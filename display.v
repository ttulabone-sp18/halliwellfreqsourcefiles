==> flow/design.v <==
module bcd(number, thousands, hundreds, tens, ones);
   input  [13:0] number;
   output reg [3:0] thousands;
   output reg [3:0] hundreds;
   output reg [3:0] tens;
   output reg [3:0] ones;
   reg [29:0] shift;
   integer i;
   always @(number)
   begin
      shift[29:14] = 0;
      shift[13:0] = number;
      for (i=0; i<8; i=i+1) begin
         if (shift[17:14] >= 5)
            shift[17:14] = shift[17:14] + 3;
         if (shift[21:18] >= 5)
            shift[21:18] = shift[21:18] + 3;    
         if (shift[25:22] >= 5)
            shift[25:22] = shift[25:22] + 3;    
         if (shift[29:26] >= 5)
            shift[29:26] = shift[29:26] + 3;
         shift = shift << 1;
      end
	  thousands = shift[29:26];
      hundreds = shift[25:22];
      tens     = shift[21:18];
      ones     = shift[17:14];
   end
endmodule
(* dont_touch = "true" *)
module counter(
	input 	clock, 
	input 	signal,
	output reg [13:0]	frequency = 14'b0
	);
	parameter MAX_COUNT = 100_000_000;  
	reg		[26:0]	counter_100M;
	reg 	[13:0]  count;
	reg 	rise, resync;
	initial 
		begin
			rise <= 0;
			resync <= 0;
		end
	always @ (posedge clock)
		begin
			resync <= signal;
		end
	always @ (posedge clock)
		if (counter_100M == MAX_COUNT)
		begin
			counter_100M <= 0;
			frequency <= count;
			count <= 0;
		end
		else
		begin
			counter_100M <= counter_100M + 1'b1;
			if (resync == 0 & signal)
				counter_100M <= counter_100M + 1'b1;
		end
endmodule
(* dont_touch = "true" *)
module display(
 input clock, 
 input reset, 
 input signal,
 output reg [6:0] seg,  
 output reg [3:0] an    
 );
localparam N = 18;
reg [N-1:0] count;  
wire [3:0] in0, in1, in2, in3;   
wire [13:0] frequency;
counter count1 (.clock(clock), .signal(signal), .frequency(frequency));
bcd bcd1 (.number(frequency), .thousands(in3), 
.hundreds(in2), .tens(in1), .ones(in0));
always @ (posedge clock or posedge reset)
 begin
  if (reset)
   count <= 0;
  else
   count <= count + 1;
 end
reg [6:0]sseg;  
always @ (*)
 begin
  case(count[N-1:N-2])  
   2'b00 :   
    begin
     sseg = in0;
     an = 4'b1110;
    end
   2'b01:   
    begin
     sseg = in1;
     an = 4'b1101;
    end
   2'b10:   
    begin
     sseg = in2;
     an = 4'b1011;
    end
   2'b11:   
    begin
     sseg = in3;
     an = 4'b0111;
    end
  endcase
 end
always @ (*)
 begin
  case(sseg)
   4'd0 : seg = 7'b1000000;  
   4'd1 : seg = 7'b1111001;  
   4'd2 : seg = 7'b0100100;  
   4'd3 : seg = 7'b0110000;  
   4'd4 : seg = 7'b0011001;  
   4'd5 : seg = 7'b0010010;  
   4'd6 : seg = 7'b0000010;  
   4'd7 : seg = 7'b1111000;  
   4'd8 : seg = 7'b0000000;  
   4'd9 : seg = 7'b0010000;  
   default : seg = 7'b0111111;  
  endcase
 end
endmodule
* From RTL to reports: display
Tool output for the design above, in the order of the flow. Lines are those of the file above, counted from 1. The mark - stands for no value.
Design: design top display, clock clock, standard-cell library sky130hd, timing corner tt_025C_1v80

* Elaborated design
Source: Yosys, flattened and elaborated, memories not mapped. Widths are those after wreduce; folded enables and synchronous resets count as part of the registers. Registers that Yosys merges into a memory's read port (data or address) are not register bits. Print and check cells do not count. Equal cells are merged and count once. Memory sizes are those after Yosys's memory passes, which may raise the word count (mostly to a power of two), join words into wider ones and drop unused or constant bits.
Word-level totals: RAM bits 0, output and inout port bits 11, bits in registers 18, bits in latches 0, elaborated cells 12, word width x clocked read ports 0, memory bits (read-only) 112, memories 1, input port bits 3
Operators by class: reduce/logical cells 3, $mul 0, div/mod/pow operators 0, muxes and demuxes 3, bitwise operators 0, shift-type cells 0, equality and inequality tests 3, add/sub/neg operators 1, magnitude comparators 0
Memory list:
- (name not given) | words 16, bits a word 7, rd ports 1, wr ports 0, RTL line 113 | case(sseg)
Operator list (number):
- adder 18 x 1 -> 18 bit (second input constant) | 1
- case mux 4 bit (select 4 bit) | 1
- two-way mux 7 bit | 2
- == test 2 bit (second input constant) | 2
- OR reduction 4 bit | 1
- logical NOT 3 bit | 1
- == test 2 x 1 -> 1 bit (second input constant) | 1
- logical NOT 2 bit | 1

* Depth
Depth = most cells in a row (Yosys ltp): at word level without a register or memory, in the mapped netlist without a sequential cell, where the memories' decode and read muxes count.
Depth: depth after elaboration 5, ABC_AREA 0, depth in mapped cells 5, depth with buffers taken out 5

* Netlist
Yosys stat after the flow's synthesis: flattened, memories mapped to cells. It holds for the ABC_AREA given above (unset counts as 0); a run with the other value may have another netlist.
Mapped netlist: mapped area 915.9 um^2, cell count 78, buffer cells 8, sequential part of the area 450.4 um^2, flip-flop cells 18
Cells by type:
- sky130_fd_sc_hd__dfrtp_1 | number 18, area in all 450.432 um^2
- sky130_fd_sc_hd__xnor2_1 | number 9, area in all 78.826 um^2
- sky130_fd_sc_hd__xor2_1 | number 7, area in all 61.309 um^2
- sky130_fd_sc_hd__buf_4 | number 7, area in all 52.55 um^2
- sky130_fd_sc_hd__bufbuf_16 | number 1, area in all 32.531 um^2
- sky130_fd_sc_hd__and3_1 | number 5, area in all 31.28 um^2
- sky130_fd_sc_hd__nand3_1 | number 6, area in all 30.029 um^2
- sky130_fd_sc_hd__nor4_4 | number 1, area in all 21.27 um^2
- sky130_fd_sc_hd__nand2_1 | number 5, area in all 18.768 um^2
- sky130_fd_sc_hd__nand3_4 | number 1, area in all 17.517 um^2
- sky130_fd_sc_hd__nor3_4 | number 1, area in all 16.266 um^2
- sky130_fd_sc_hd__ha_1 | number 1, area in all 12.512 um^2
- sky130_fd_sc_hd__nand2b_1 | number 2, area in all 12.512 um^2
- sky130_fd_sc_hd__nand4_1 | number 2, area in all 12.512 um^2
- sky130_fd_sc_hd__inv_1 | number 3, area in all 11.261 um^2
- sky130_fd_sc_hd__nand3_2 | number 1, area in all 10.01 um^2
- sky130_fd_sc_hd__nor3_2 | number 1, area in all 10.01 um^2
- sky130_fd_sc_hd__and4_1 | number 1, area in all 8.758 um^2
Not listed: further types 4, cells in them 6. The figures by module come from a second, unflattened synthesis with its own total; it is not the netlist above.
Second synthesis, totals: cells (unflattened synthesis) 267, area (unflattened synthesis) 2247.2 um^2
Each row is one instance without its submodules.
By module:
- bcd | seq. area 0.0 um^2, cells 155, area 1106.1 um^2, times used 1
- display | seq. area 450.4 um^2, cells 97, area 1032.2 um^2, times used 1
- counter | seq. area 0.0 um^2, cells 15, area 108.9 um^2, times used 1

* Path before layout
OpenSTA on the mapped netlist: ideal clock, no wires. The path of least setup slack (recovery checks aside). Input and output delay are each 20% of the period. Register names are those of the netlist, which keeps one name where synthesis merged equal registers.
Timing path after synthesis: path type reg-to-reg, from register count[0], to register count[16], arrival time 1.196 ns, setup time 0.124 ns, delay of the path 1.320 ns, stages 6, buffers on the path 0, data required time 1.486 ns, path slack 0.290 ns, launch time at the first pin 0.000 ns, clock period 1.61 ns, synthesis period reached 1.32 ns
"delay of the path" = arrival - input delay + setup time. "stages" counts driving pins, that of a launching flip-flop among them; a cell with two outputs on the path counts twice. "synthesis period reached" = period - worst setup slack (recovery checks aside). The figure is calculated, with input and output delays left at 20% of the set period. The rows between start and end are the longest chain of elaborated cells between them; the timing report does not say that the signal goes this way. Where chains are equally long, one stands for them. A line is the first line of the expression or statement that the cell stems from. Yosys adds cells for indexed reads and writes and turns some case tables into memories.
On the way, after synthesis: path through sky130_fd_sc_hd__dfrtp_1 -> sky130_fd_sc_hd__ha_1 -> sky130_fd_sc_hd__nand2_1 -> sky130_fd_sc_hd__nor4_4 -> sky130_fd_sc_hd__nand3_1 -> sky130_fd_sc_hd__xnor2_1, length of the longest elaborated chain 1, elaborated cells on any way between the ends 1, source lines of those cells 1, classes of those cells add/sub: 1
Ends and longest elaborated chain, after synthesis:
- from (decl) | RTL line 72 | reg [N-1:0] count;
- from (assign) | RTL line 81 | count <= 0;
- from (assign) | RTL line 83 | count <= count + 1;
- adder 18 x 1 -> 18 bit | RTL line 83
- to (assign) | RTL line 81
- to (assign) | RTL line 83
- to (decl) | RTL line 72

* Worst path after layout
Path of least setup slack in the final report of flow run A (OpenROAD, finished layout, wires in). Where an end is a register, its clock arrival counts in the times.
Timing path after layout: path type reg-to-reg, from register count[6], to register count[9], launch time at the first pin 0.31 ns, clock period 0.891 ns, arrival time 1.58 ns, data required time 1.11 ns, setup time 0.08 ns, path slack -0.47 ns, stages 6, buffers on the path 1
The rows between start and end are the longest chain of elaborated cells between them; the timing report does not say that the signal goes this way. Where chains are equally long, one stands for them.
On the way, after layout: path through sky130_fd_sc_hd__dfrtp_1 -> sky130_fd_sc_hd__inv_1 -> sky130_fd_sc_hd__nor3_4 -> sky130_fd_sc_hd__buf_4 -> sky130_fd_sc_hd__nand3_2 -> sky130_fd_sc_hd__xnor2_1, length of the longest elaborated chain 1, elaborated cells on any way between the ends 1, source lines of those cells 1, classes of those cells add/sub: 1
Ends and longest elaborated chain, after layout:
- from (decl) | RTL line 72 | reg [N-1:0] count;
- from (assign) | RTL line 81 | count <= 0;
- from (assign) | RTL line 83 | count <= count + 1;
- adder 18 x 1 -> 18 bit | RTL line 83
- to (assign) | RTL line 81
- to (assign) | RTL line 83
- to (decl) | RTL line 72

# Flow runs of display

Record of 2 stored runs of the RTL-to-layout flow on display, platform sky130hd. The runs are unordered. Constraints: input delay and output delay 20% of the set period each, output load 0.01 pF.
"reached clock period": clock period set for the run, less the worst setup slack. It is reckoned from that one timing run; input and output delays stay at 20% of the period that was set.
"critical path time": the worst setup path's part of the clock period (all of it between registers, 20% less for each end at a port) less its slack. A launch clock that arrives late makes it longer, a capture clock that arrives late makes it shorter.

[flow run A] flow files
==> flow/run.sh <==
#!/bin/bash
# the make line also repeats the synthesis and layout settings of config.mk as NAME=value (left out here)
make -C /OpenROAD-flow-scripts/flow DESIGN_CONFIG=/design/flow/config.mk WORK_HOME=/design/flow/orfs CLKGATE_MAP_FILE= finish
==> flow/config.mk <==
export PLATFORM = sky130hd
export DESIGN_NAME = display
export DESIGN_NICKNAME = display
export VERILOG_FILES = /design/flow/design.v
export SDC_FILE = /design/flow/constraint.sdc
export NUM_CORES = 4
export LEC_CHECK = 0
export CAP_MARGIN = 20
export CORE_MARGIN = 10
export CORE_UTILIZATION = 60
export CTS_CLUSTER_SIZE = 62
export GPL_ROUTABILITY_DRIVEN = 1
export MAX_ROUTING_LAYER = met4
export MIN_ROUTING_LAYER = met1
export PLACE_DENSITY_LB_ADDON = 0.23
export SETUP_SLACK_MARGIN = 0.05
export SLEW_MARGIN = 20
==> flow/constraint.sdc <==
create_clock -name core_clock -period 0.891 [get_ports {clock}]
set_input_delay 0.1782 -clock core_clock [delete_from_list [all_inputs] [get_ports {clock}]]
set_output_delay 0.1782 -clock core_clock [all_outputs]
set_load 0.01 [all_outputs]

[flow run A] result: synthesized cell area 915.9 um^2; die footprint 3,489.3 um^2; std-cell area (final layout) 1,348.8 um^2; final design utilization 91.7 %; worst slack on setup checks -0.471 ns; total negative setup slack -7.252 ns; reached clock period 1.362 ns; critical path time 1.36 ns; worst setup path kind reg-to-reg

[flow run B] flow files
==> flow/run.sh <==
#!/bin/bash
# the make line also repeats the synthesis and layout settings of config.mk as NAME=value (left out here)
make -C /OpenROAD-flow-scripts/flow DESIGN_CONFIG=/design/flow/config.mk WORK_HOME=/design/flow/orfs CLKGATE_MAP_FILE= finish
==> flow/config.mk <==
export PLATFORM = sky130hd
export DESIGN_NAME = display
export DESIGN_NICKNAME = display
export VERILOG_FILES = /design/flow/design.v
export SDC_FILE = /design/flow/constraint.sdc
export NUM_CORES = 4
export LEC_CHECK = 0
export CAP_MARGIN = 5
export CORE_MARGIN = 2
export CORE_UTILIZATION = 61
export CTS_CLUSTER_DIAMETER = 276
export CTS_CLUSTER_SIZE = 43
export MIN_ROUTING_LAYER = met1
export PLACE_DENSITY_LB_ADDON = 0.23
export SLEW_MARGIN = 20
==> flow/constraint.sdc <==
create_clock -name core_clock -period 1.28 [get_ports {clock}]
set_input_delay 0.2560 -clock core_clock [delete_from_list [all_inputs] [get_ports {clock}]]
set_output_delay 0.2560 -clock core_clock [all_outputs]
set_load 0.01 [all_outputs]

[flow run B] result: synthesized cell area 915.9 um^2; die footprint 1,827.6 um^2; std-cell area (final layout) 1,139.8 um^2; final design utilization 84.4 %; worst slack on setup checks -0.037 ns; total negative setup slack -0.185 ns; reached clock period 1.317 ns; critical path time 1.06 ns; worst setup path kind reg-to-output
